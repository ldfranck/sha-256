==> flow/design.v <==
module ror(out, in);
	parameter N = 1;
	input  [31:0] in;
	output [31:0] out;
	assign out = {in[N-1:0], in[31:N]};
endmodule
module shr(out, in);
	parameter N = 1;
	input  [31:0] in;
	output [31:0] out;
	assign out = (in >> N);
endmodule
module add2(out, a, b);
	input  [31:0] a, b;
	output [31:0] out;
	assign out = a + b;
endmodule
module add3(out, a, b, c);
	input  [31:0] a, b, c;
	output [31:0] out;
	assign out = a + b + c;
endmodule
module add4(out, a, b, c, d);
	input  [31:0] a, b, c, d;
	output [31:0] out;
	assign out = a + b + c + d;
endmodule
module add5(out, a, b, c, d, e);
	input  [31:0] a, b, c, d, e;
	output [31:0] out;
	assign out = a + b + c + d + e;
endmodule
module choice(out, a, b, c);
	input  [31:0] a, b, c;
	output [31:0] out;
	assign out = (a & b) | (~a & c);
endmodule
module majority(out, a, b, c);
	input  [31:0] a, b, c;
	output [31:0] out;
	assign out = (a & b) | (a & c) | (b & c);
endmodule
module usigma0(out, in);
	input  [31:0] in;
	output [31:0] out;
	wire [31:0] net [2:0];	 
	ror #(2)  u0(net[0], in);
	ror #(13) u1(net[1], in);
	ror #(22) u2(net[2], in);
	assign out = net[0] ^ net[1] ^ net[2];
endmodule
module usigma1(out, in);
	input  [31:0] in;
	output [31:0] out;
	wire [31:0] net [2:0];	 
	ror #(6)  u0(net[0], in);
	ror #(11) u1(net[1], in);
	ror #(25) u2(net[2], in);
	assign out = net[0] ^ net[1] ^ net[2];
endmodule
module lsigma0(out, in);
	input  [31:0] in;
	output [31:0] out;
	wire [31:0] net [2:0];	 
	shr #(3)  u0(net[0], in);
	ror #(7)  u1(net[1], in);
	ror #(18) u2(net[2], in);
	assign out = net[0] ^ net[1] ^ net[2];
endmodule
module lsigma1(out, in);
	input  [31:0] in;
	output [31:0] out;
	wire [31:0] net [2:0];	 
	shr #(10) u0(net[0], in);
	ror #(17) u1(net[1], in);
	ror #(19) u2(net[2], in);
	assign out = net[0] ^ net[1] ^ net[2];
endmodule
module wvar(H_out, X_out, in, H0, clk, rst_n, soc, eoc);
	input  clk, rst_n, soc, eoc;
	input  [31:0] in, H0;
	output [31:0] H_out, X_out;
	reg  [31:0] A, A0;
	wire [31:0] dA, dA0, add_out;
	always @(posedge clk) begin
		A  <= dA;
		A0 <= dA0;
	end
	add2 u0(add_out, A, A0);
	assign dA0 = (~rst_n) ? H0 : (soc) ? add_out : A0;
	assign dA  = (~rst_n) ? 32'd 0 : (soc) ? add_out : (eoc) ? A : in;
	assign X_out = A;
	assign H_out = add_out;
endmodule
module counter(addr, eoc, clk, soc_n, rd);
	input  clk, soc_n, rd;
	output eoc;
	output [5:0] addr;
	reg  Q0, Q1, Q2, Q3, Q4, Q5, Q6;
	wire dQ0, dQ1, dQ2, dQ3, dQ4, dQ5, dQ6;
	wire wQ0, wQ1, wQ2, wQ3, wQ4, wQ5, wQ6, eoc_n;
	always @(posedge clk) begin
		Q0 <= dQ0;
		Q1 <= dQ1;
		Q2 <= dQ2;
		Q3 <= dQ3;
		Q4 <= dQ4;
		Q5 <= dQ5;
		Q6 <= dQ6;
	end
	assign eoc_n = ~Q6;
	assign wQ0 = eoc_n | rd; 
	assign dQ0 = (wQ0 ^ Q0) & soc_n;
	assign wQ1 = wQ0 & Q0;
	assign dQ1 = (wQ1 ^ Q1) & soc_n;
	assign wQ2 = wQ1 & Q1;
	assign dQ2 = (wQ2 ^ Q2) & soc_n;
	assign wQ3 = wQ2 & Q2 & eoc_n;
	assign dQ3 = (wQ3 ^ Q3) & soc_n;
	assign wQ4 = wQ3 & Q3;
	assign dQ4 = (wQ4 ^ Q4) & soc_n;
	assign wQ5 = wQ4 & Q4;
	assign dQ5 = (wQ5 ^ Q5) & soc_n;
	assign wQ6 = wQ5 & Q5;
	assign dQ6 = (wQ6 ^ Q6) & soc_n;
	assign eoc  = Q6;
	assign addr = {Q5, Q4, Q3, Q2, Q1, Q0};
endmodule
module constants(out, addr);
	input  [5:0]  addr;
	output [31:0] out;
	reg [31:0] cnst;
	always @* begin
		case(addr)
			00 : cnst = 32'h 428a2f98;
			01 : cnst = 32'h 71374491;
			02 : cnst = 32'h b5c0fbcf;
			03 : cnst = 32'h e9b5dba5;
			04 : cnst = 32'h 3956c25b;
			05 : cnst = 32'h 59f111f1;
			06 : cnst = 32'h 923f82a4;
			07 : cnst = 32'h ab1c5ed5;
			08 : cnst = 32'h d807aa98;
			09 : cnst = 32'h 12835b01;
			10 : cnst = 32'h 243185be;
			11 : cnst = 32'h 550c7dc3;
			12 : cnst = 32'h 72be5d74;
			13 : cnst = 32'h 80deb1fe;
			14 : cnst = 32'h 9bdc06a7;
			15 : cnst = 32'h c19bf174;
			16 : cnst = 32'h e49b69c1;
			17 : cnst = 32'h efbe4786;
			18 : cnst = 32'h 0fc19dc6;
			19 : cnst = 32'h 240ca1cc;
			20 : cnst = 32'h 2de92c6f;
			21 : cnst = 32'h 4a7484aa;
			22 : cnst = 32'h 5cb0a9dc;
			23 : cnst = 32'h 76f988da;
			24 : cnst = 32'h 983e5152;
			25 : cnst = 32'h a831c66d;
			26 : cnst = 32'h b00327c8;
			27 : cnst = 32'h bf597fc7;
			28 : cnst = 32'h c6e00bf3;
			29 : cnst = 32'h d5a79147;
			30 : cnst = 32'h 06ca6351;
			31 : cnst = 32'h 14292967;
			32 : cnst = 32'h 27b70a85;
			33 : cnst = 32'h 2e1b2138;
			34 : cnst = 32'h 4d2c6dfc;
			35 : cnst = 32'h 53380d13;
			36 : cnst = 32'h 650a7354;
			37 : cnst = 32'h 766a0abb;
			38 : cnst = 32'h 81c2c92e;
			39 : cnst = 32'h 92722c85;
			40 : cnst = 32'h a2bfe8a1;
			41 : cnst = 32'h a81a664b;
			42 : cnst = 32'h c24b8b70;
			43 : cnst = 32'h c76c51a3;
			44 : cnst = 32'h d192e819;
			45 : cnst = 32'h d6990624;
			46 : cnst = 32'h f40e3585;
			47 : cnst = 32'h 106aa070;
			48 : cnst = 32'h 19a4c116;
			49 : cnst = 32'h 1e376c08;
			50 : cnst = 32'h 2748774c;
			51 : cnst = 32'h 34b0bcb5;
			52 : cnst = 32'h 391c0cb3;
			53 : cnst = 32'h 4ed8aa4a;
			54 : cnst = 32'h 5b9cca4f;
			55 : cnst = 32'h 682e6ff3;
			56 : cnst = 32'h 748f82ee;
			57 : cnst = 32'h 78a5636f;
			58 : cnst = 32'h 84c87814;
			59 : cnst = 32'h 8cc70208;
			60 : cnst = 32'h 90befffa;
			61 : cnst = 32'h a4506ceb;
			62 : cnst = 32'h bef9a3f7;
			63 : cnst = 32'h c67178f2;
		endcase
	end
	assign out = cnst;
endmodule
module expansion(out, in, clk, sel);
	input  clk, sel;
	input  [31:0] in;
	output [31:0] out;
	reg  [31:0] mem [0:15];
	wire [31:0] a00, a01, a09, a14;
	wire [31:0] mux_out, add_out, lsigma0_out, lsigma1_out;
	always @(posedge clk) begin
		mem[0]  <=  mem[1]; 
		mem[1]  <=  mem[2]; 
		mem[2]  <=  mem[3];
		mem[3]  <=  mem[4];
		mem[4]  <=  mem[5];
		mem[5]  <=  mem[6];
		mem[6]  <=  mem[7];
		mem[7]  <=  mem[8];
		mem[8]  <=  mem[9];
		mem[9]  <=  mem[10];
		mem[10] <=  mem[11];
		mem[11] <=  mem[12];
		mem[12] <=  mem[13];
		mem[13] <=  mem[14];
		mem[14] <=  mem[15];
		mem[15] <=  mux_out;
	end
	assign a00 = mem[0];
	assign a01 = mem[1];
	assign a09 = mem[9];
	assign a14 = mem[14];
	lsigma0 u0(lsigma0_out, a01);
	lsigma1 u1(lsigma1_out, a14);
	add4	u2(add_out, a00, lsigma0_out, a09, lsigma1_out);
	assign mux_out = (sel) ? add_out : in;
	assign out = mux_out;
endmodule
module compression(hash, msg, k, clk, rst_n, soc, eoc);
	input  clk, rst_n, soc, eoc;
	input  [31:0]  msg, k;
	output [255:0] hash;
	wire [31:0] A, B, C, D, E, F, G, H;
	wire [31:0] Ha, Hb, Hc, Hd, He, Hf, Hg, Hh;
	wire [31:0] addMsg, addE, addA;
	wire [31:0] us0, us1, maj, ch;
	wvar 	 uA(Ha, A, addA, 32'h6a09e667, clk, rst_n, soc, eoc);
	wvar 	 uB(Hb, B,    A, 32'hbb67ae85, clk, rst_n, soc, eoc);
	wvar 	 uC(Hc, C,    B, 32'h3c6ef372, clk, rst_n, soc, eoc);
	wvar 	 uD(Hd, D,    C, 32'ha54ff53a, clk, rst_n, soc, eoc);
	wvar 	 uE(He, E, addE, 32'h510e527f, clk, rst_n, soc, eoc);
	wvar 	 uF(Hf, F,    E, 32'h9b05688c, clk, rst_n, soc, eoc);
	wvar 	 uG(Hg, G,    F, 32'h1f83d9ab, clk, rst_n, soc, eoc);
	wvar 	 uH(Hh, H,    G, 32'h5be0cd19, clk, rst_n, soc, eoc);
	usigma1  u0(us1, E);
	choice	 u1(ch, E, F, G);
	add5	 u2(addMsg, msg, k, us1, ch, H);
	add2	 u3(addE, addMsg, D);
	usigma0	 u4(us0, A);
	majority u5(maj, A, B, C);
	add3	 u6(addA, us0, maj, addMsg);	
	assign hash = {Ha, Hb, Hc, Hd, He, Hf, Hg, Hh};
endmodule
module SHA256(data, eoc, clk, rst, soc, rd);
	input  clk, rst, soc, rd;
	inout  [31:0] data;
	output eoc;
	wire rst_n, soc_n;
	wire ieoc, ird;
	assign rst_n = ~rst;
	assign soc_n = ~soc;
	assign ird = rd & ieoc;
	wire [31:0] idata, odata;
	assign idata = data;
	assign data  = (ird)  ? odata : 32'bz;
	wire sel;
	wire [5:0] addr;
	counter u0(addr, ieoc, clk, soc_n, ird);
	assign sel = ieoc | addr[5] | addr[4];
	assign eoc = ieoc;
	wire [31:0] k;
	constants u1(k, addr);
	wire [31:0] msg;
	expansion u2(msg, idata, clk, sel);
	wire [255:0] hash;
	compression u3(hash, msg, k, clk, rst_n, soc, ieoc);
	wire [2:0]  abc;
	reg  [31:0] mux_out;
	assign abc = {addr[2], addr[1], addr[0]};
	always @(abc, hash) begin
		case(abc)
			0 : mux_out = hash[255:224];
			1 : mux_out = hash[223:192];
			2 : mux_out = hash[191:160];
			3 : mux_out = hash[159:128];
			4 : mux_out = hash[127:96];
			5 : mux_out = hash[95:64];
			6 : mux_out = hash[63:32];
			7 : mux_out = hash[31:0];
		endcase
	end
	assign odata = mux_out;
endmodule
### Tool chain data of SHA256

What the tools print for SHA256, step after step.
Lines are those of the file above, counted from 1.
A cell with -- has no value.

| inputs | value |
|---|---|
| top module | SHA256 |
| clock port | clk |
| standard-cell library | sky130hd |
| corner | tt_025C_1v80 |

### Word level

Source: Yosys, flattened and elaborated. Widths are those after wreduce. Print and check cells do not count. Equal cells are merged and count once.
Memory sizes are those after Yosys's memory passes, which may raise the word count (mostly to a power of two), join words into wider ones and drop unused or constant bits.

| storage and ports | value |
|---|---|
| register bits | 1031 |
| memory bits (read-only) | 2048 |
| clocked read ports x word width | 32 |
| memory cells | 1 |
| input port bits | 4 |
| output and inout port bits | 33 |
| word-level cells | 130 |

Memories:

| memory | words | bits a word | rd ports | wr ports | line | source |
|---|---|---|---|---|---|---|
| (name not given) | 64 | 32 | 1 | 0 | 134 | `case(addr)` |

| cells by class | value |
|---|---|
| add/sub/neg operators | 18 |
| equal/unequal tests | 8 |
| mux-type cells | 19 |
| bitwise operators | 44 |
| reduce/logical cells | 1 |

Operators with widths:

| operator | number |
|---|---|
| 32-bit adder | 18 |
| 32-bit two-way mux | 18 |
| 32-bit case mux with 8-bit select | 1 |
| 32-bit bitwise XOR | 6 |
| 32-bit AND | 5 |
| 32-bit bitwise OR | 3 |
| 22-bit by 32-bit bitwise XOR with 32-bit output | 1 |
| 29-bit by 32-bit bitwise XOR with 32-bit output | 1 |
| 32-bit NOT | 1 |
| 1-bit AND | 15 |
| 3-bit equality test (second input constant) | 4 |
| 1-bit bitwise XOR | 7 |
| 3-bit by 2-bit equality test with 1-bit output (second input constant) | 2 |
| 1-bit bitwise OR | 3 |
| 3-bit by 1-bit equality test with 1-bit output (second input constant) | 1 |
| 3-bit logical NOT | 1 |
| 1-bit NOT | 2 |
| 2-bit != test (second input constant) | 1 |

### Depth

Yosys ltp: most cells in a row. Word level: on the elaborated netlist, between registers, memories and ports. Mapped: between sequential cells and ports; inverters and the memories' decode and read muxes count.

| depth | value |
|---|---|
| depth in word-level cells | 13 |
| ABC_AREA | 0 |
| gate-level depth with buffers | 48 |
| mapped depth without buffers | 48 |

### Mapped cells and area

Yosys stat after the flow's synthesis: flattened, memories mapped to cells. It holds for the ABC_AREA given above (unset counts as 0); a run with the other value may have another netlist.
The area totals of this step are shown rounded.

Cell types:

| cell type | number | total area (µm²) |
|---|---|---|
| sky130_fd_sc_hd__dfxtp_1 | 1063 | 2.13E+04 |
| sky130_fd_sc_hd__ha_1 | 394 | 4.93E+03 |
| sky130_fd_sc_hd__fa_1 | 195 | 3.9E+03 |
| sky130_fd_sc_hd__xnor2_1 | 431 | 3774.87 |
| sky130_fd_sc_hd__a21oi_1 | 618 | 3.09E+03 |
| sky130_fd_sc_hd__o21ai_0 | 427 | 2137.05 |
| sky130_fd_sc_hd__nor2_1 | 558 | 2.09E+03 |
| sky130_fd_sc_hd__nand2_1 | 522 | 1.96E+03 |
| sky130_fd_sc_hd__inv_1 | 475 | 1782.96 |
| sky130_fd_sc_hd__mux2i_1 | 156 | 1.56E+03 |
| sky130_fd_sc_hd__xor2_1 | 164 | 1.44E+03 |
| sky130_fd_sc_hd__mux2_2 | 127 | 1.43E+03 |
| sky130_fd_sc_hd__a211oi_1 | 164 | 1.23E+03 |
| sky130_fd_sc_hd__clkbuf_1 | 310 | 1.16E+03 |
| sky130_fd_sc_hd__a21o_1 | 141 | 1.06E+03 |
| sky130_fd_sc_hd__o21bai_1 | 121 | 908.371 |
| sky130_fd_sc_hd__o21a_1 | 96 | 720.691 |
| sky130_fd_sc_hd__nand2b_1 | 113 | 706.928 |

Not listed: further types 68, cells in them 952.

| synthesis totals | value |
|---|---|
| mapped cells | 7027 |
| mapped area | 61900 µm² |
| area of sequential cells | 21300 µm² |
| flip-flop cells | 1063 |
| buffer cells | 358 |

By module: a second synthesis without flattening, with its own total; a netlist apart from the flattened one above.

| second synthesis, totals | value |
|---|---|
| cell total of the unflattened synthesis | 7173 |
| area total of the unflattened synthesis | 74800 µm² |

Each row is one instance without its submodules.

By module:

| module | instances | cells | area (µm²) |
|---|---|---|---|
| wvar | 8 | 211 | 3100 |
| add2 | 9 | 241 | 1740 |
| expansion | 1 | 548 | 10800 |
| add5 | 1 | 637 | 4820 |
| add4 | 1 | 491 | 3760 |
| constants | 1 | 505 | 3390 |
| add3 | 1 | 259 | 2280 |
| SHA256 | 1 | 267 | 2170 |
| lsigma0 | 1 | 32 | 761 |
| lsigma1 | 1 | 32 | 761 |
| usigma0 | 1 | 32 | 761 |
| usigma1 | 1 | 32 | 761 |
| choice | 1 | 32 | 480 |
| majority | 1 | 32 | 360 |

Modules not listed: 14.

### Path before layout

Path of least setup slack by OpenSTA after synthesis, without wires, with an ideal clock, recovery checks aside; 20% of the period is set as input and as output delay. Where synthesis merged equal registers, the netlist keeps one of their names.

| timing path post-synthesis | value |
|---|---|
| path type | reg2reg |
| from | register u2.mem[14][21] |
| to | register u3.uA.A[28] |
| period | 9340 ps |
| library setup time | 115 ps |
| arrival | 9462 ps |
| path slack | -237 ps |
| path delay | 9577 ps |
| stages on the path | 47 |
| path buffers | 0 |
| synthesis period reached | 9577 ps |

"path delay" is the arrival time less input delay plus setup time.
"stages on the path" counts driving pins, that of a launching flip-flop among them; a cell with two outputs on the path counts twice.
"synthesis period reached" = period - worst setup slack (recovery checks aside). The figure is calculated, with input and output delays left at 20% of the set period.
The rows between start and end are the longest chain of elaborated cells between them; the timing report does not say that the signal goes this way. Where chains are equally long, one stands for them.
Each line given opens the expression or statement behind the cell; cells for indexed reads and writes are added by Yosys, which also makes memories of some case tables.

| between the ends, post-synthesis | value |
|---|---|
| cell sequence | sky130_fd_sc_hd__dfxtp_1 -> sky130_fd_sc_hd__xnor2_1 -> sky130_fd_sc_hd__xnor2_1 -> sky130_fd_sc_hd__fa_1 -> sky130_fd_sc_hd__inv_1 -> sky130_fd_sc_hd__fa_1 -> sky130_fd_sc_hd__inv_1 -> sky130_fd_sc_hd__ha_1 -> sky130_fd_sc_hd__a21o_1 -> sky130_fd_sc_hd__a21oi_1 -> sky130_fd_sc_hd__o21bai_1 -> sky130_fd_sc_hd__a21oi_1 -> sky130_fd_sc_hd__o21bai_1 -> sky130_fd_sc_hd__a21oi_1 -> sky130_fd_sc_hd__xnor2_1 -> sky130_fd_sc_hd__nand2_1 -> sky130_fd_sc_hd__o21a_1 -> sky130_fd_sc_hd__fa_1 -> [... 11 more ...] -> sky130_fd_sc_hd__o21ai_0 -> sky130_fd_sc_hd__a21oi_1 -> sky130_fd_sc_hd__xnor2_1 -> sky130_fd_sc_hd__inv_1 -> sky130_fd_sc_hd__fa_1 -> sky130_fd_sc_hd__inv_1 -> sky130_fd_sc_hd__ha_1 -> sky130_fd_sc_hd__a21o_1 -> sky130_fd_sc_hd__a21o_1 -> sky130_fd_sc_hd__a21o_1 -> sky130_fd_sc_hd__a21oi_1 -> sky130_fd_sc_hd__o21ai_0 -> sky130_fd_sc_hd__a41o_1 -> sky130_fd_sc_hd__o31a_1 -> sky130_fd_sc_hd__o21a_1 -> sky130_fd_sc_hd__or3_1 -> sky130_fd_sc_hd__a31o_2 -> sky130_fd_sc_hd__and2_1 |
| cells in the longest elaborated chain | 11 |

RTL lines, path post-synthesis:

| element | line | source |
|---|---|---|
| start: declaration | 207 | `reg [31:0] mem [0:15];` |
| start: assignment | 225 | `mem[14] <= mem[15];` |
| 22-bit by 32-bit bitwise XOR with 32-bit output | 77 | `assign out = net[0] ^ net[1] ^ net[2];` |
| 32-bit bitwise XOR | 77 |  |
| 32-bit adder | 26 | `assign out = a + b + c + d;` |
| 32-bit two-way mux | 235 | `assign mux_out = (sel) ? add_out : in;` |
| 32-bit adder (4 in a row) | 31 | `assign out = a + b + c + d + e;` |
| 32-bit adder | 21 | `assign out = a + b + c;` |
| 32-bit two-way mux (2 in a row) | 91 | `assign dA = (~rst_n) ? 32'd 0 : (soc) ? add_out : (eoc) ? A : in;` |
| end: assignment | 86 | `A <= dA;` |
| end: declaration | 83 | `reg [31:0] A, A0;` |

### Timing after layout

From the final timing report of run 1: the path of least setup slack in the routed layout; clock arrival at registers is part of the times.
The report prints the path's times to 10 ps; the period is as set.

| timing path after layout | value |
|---|---|
| path type | reg2reg |
| from | register u3.uE.A[0] |
| to | register u3.uA.A[31] |
| period | 19000 ps |
| library setup time | 120 ps |
| arrival | 13200 ps |
| path slack | 6450 ps |
| stages on the path | 43 |
| path buffers | 1 |

The rows between start and end are the longest chain of elaborated cells between them; the timing report does not say that the signal goes this way. Where chains are equally long, one stands for them.

| between the ends, after layout | value |
|---|---|
| cell sequence | sky130_fd_sc_hd__dfxtp_1 -> sky130_fd_sc_hd__ha_1 -> sky130_fd_sc_hd__inv_1 -> sky130_fd_sc_hd__fa_1 -> sky130_fd_sc_hd__nor2b_1 -> sky130_fd_sc_hd__o21ai_0 -> sky130_fd_sc_hd__a21boi_0 -> sky130_fd_sc_hd__o41a_1 -> sky130_fd_sc_hd__and2_1 -> sky130_fd_sc_hd__o21a_1 -> sky130_fd_sc_hd__o21ai_0 -> sky130_fd_sc_hd__a221oi_1 -> sky130_fd_sc_hd__a21oi_1 -> sky130_fd_sc_hd__o21a_1 -> sky130_fd_sc_hd__a2bb2oi_1 -> sky130_fd_sc_hd__buf_4 -> sky130_fd_sc_hd__nand2_1 -> sky130_fd_sc_hd__o21ai_0 -> [... 7 more ...] -> sky130_fd_sc_hd__or3_1 -> sky130_fd_sc_hd__o31ai_1 -> sky130_fd_sc_hd__o21ai_0 -> sky130_fd_sc_hd__o41ai_2 -> sky130_fd_sc_hd__o211ai_1 -> sky130_fd_sc_hd__nor2_1 -> sky130_fd_sc_hd__fa_1 -> sky130_fd_sc_hd__ha_1 -> sky130_fd_sc_hd__nand2_1 -> sky130_fd_sc_hd__nor2_1 -> sky130_fd_sc_hd__o211ai_1 -> sky130_fd_sc_hd__nand4_1 -> sky130_fd_sc_hd__nand2_1 -> sky130_fd_sc_hd__o211ai_1 -> sky130_fd_sc_hd__a21oi_1 -> sky130_fd_sc_hd__xnor2_1 -> sky130_fd_sc_hd__xnor2_1 -> sky130_fd_sc_hd__a21oi_1 |
| cells in the longest elaborated chain | 11 |

RTL lines, path after layout:

| element | line | source |
|---|---|---|
| start: declaration | 83 | `reg [31:0] A, A0;` |
| start: assignment | 86 | `A <= dA;` |
| 32-bit adder | 16 | `assign out = a + b;` |
| 32-bit case mux with 8-bit select | 290 | `case(abc)` |
| 32-bit two-way mux | 274 | `assign data = (ird) ? odata : 32'bz;` |
| 32-bit two-way mux | 235 | `assign mux_out = (sel) ? add_out : in;` |
| 32-bit adder (4 in a row) | 31 | `assign out = a + b + c + d + e;` |
| 32-bit adder | 21 | `assign out = a + b + c;` |
| 32-bit two-way mux (2 in a row) | 91 | `assign dA = (~rst_n) ? 32'd 0 : (soc) ? add_out : (eoc) ? A : in;` |
| end: assignment | 86 |  |
| end: declaration | 83 |  |

## Implementation results

Measured results for SHA256: 2 stored runs of the Yosys and OpenROAD flow on sky130hd. The settings differ; the order carries no meaning. The constraints put input and output delay at 20% of the set period each and load the outputs with 0.01 pF.
"allowed time less slack (worst setup path)": the worst setup path's part of the clock period (all of it between registers, 20% less for each end at a port) less its slack. A launch clock that arrives late makes it longer, a capture clock that arrives late makes it shorter.
"allowed time less slack (worst setup path)" is given in steps of 10 ps.
Results are given in rounded form.
A setting shown as - is not set for that run.

| run name | period_ns | CORE_UTILIZATION | SETUP_SLACK_MARGIN | PLACE_DENSITY_LB_ADDON | CORE_ASPECT_RATIO | ABC_AREA | SLEW_MARGIN | CAP_MARGIN | CORE_MARGIN | allowed time less slack (worst setup path) (ps) | class of the worst setup path | final setup TNS (ps) | standard-cell area of the final layout (µm²) | Yosys chip area after synthesis (µm²) | utilization after layout (%) | worst hold slack (ps) | lowest setup slack (ps) | overall die area (µm²) |
|---|---|---|---|---|---|---|---|---|---|---|---|---|---|---|---|---|---|---|
| run 1 | 19.0 | 21 | -0.18 | 0.13 | 0.81 | 0 | 35 | 20 | 2 | 12550 | reg2reg | 0 | 71200 | 61900 | 24.3 | 288 | 6450 | 299000 |
| run 2 | 10.9 | 70 | - | - | - | - | 20 | 20 | 2 | 10930 | reg2reg | -27 | 68300 | 61900 | 77.6 | 316 | -27 | 90800 |
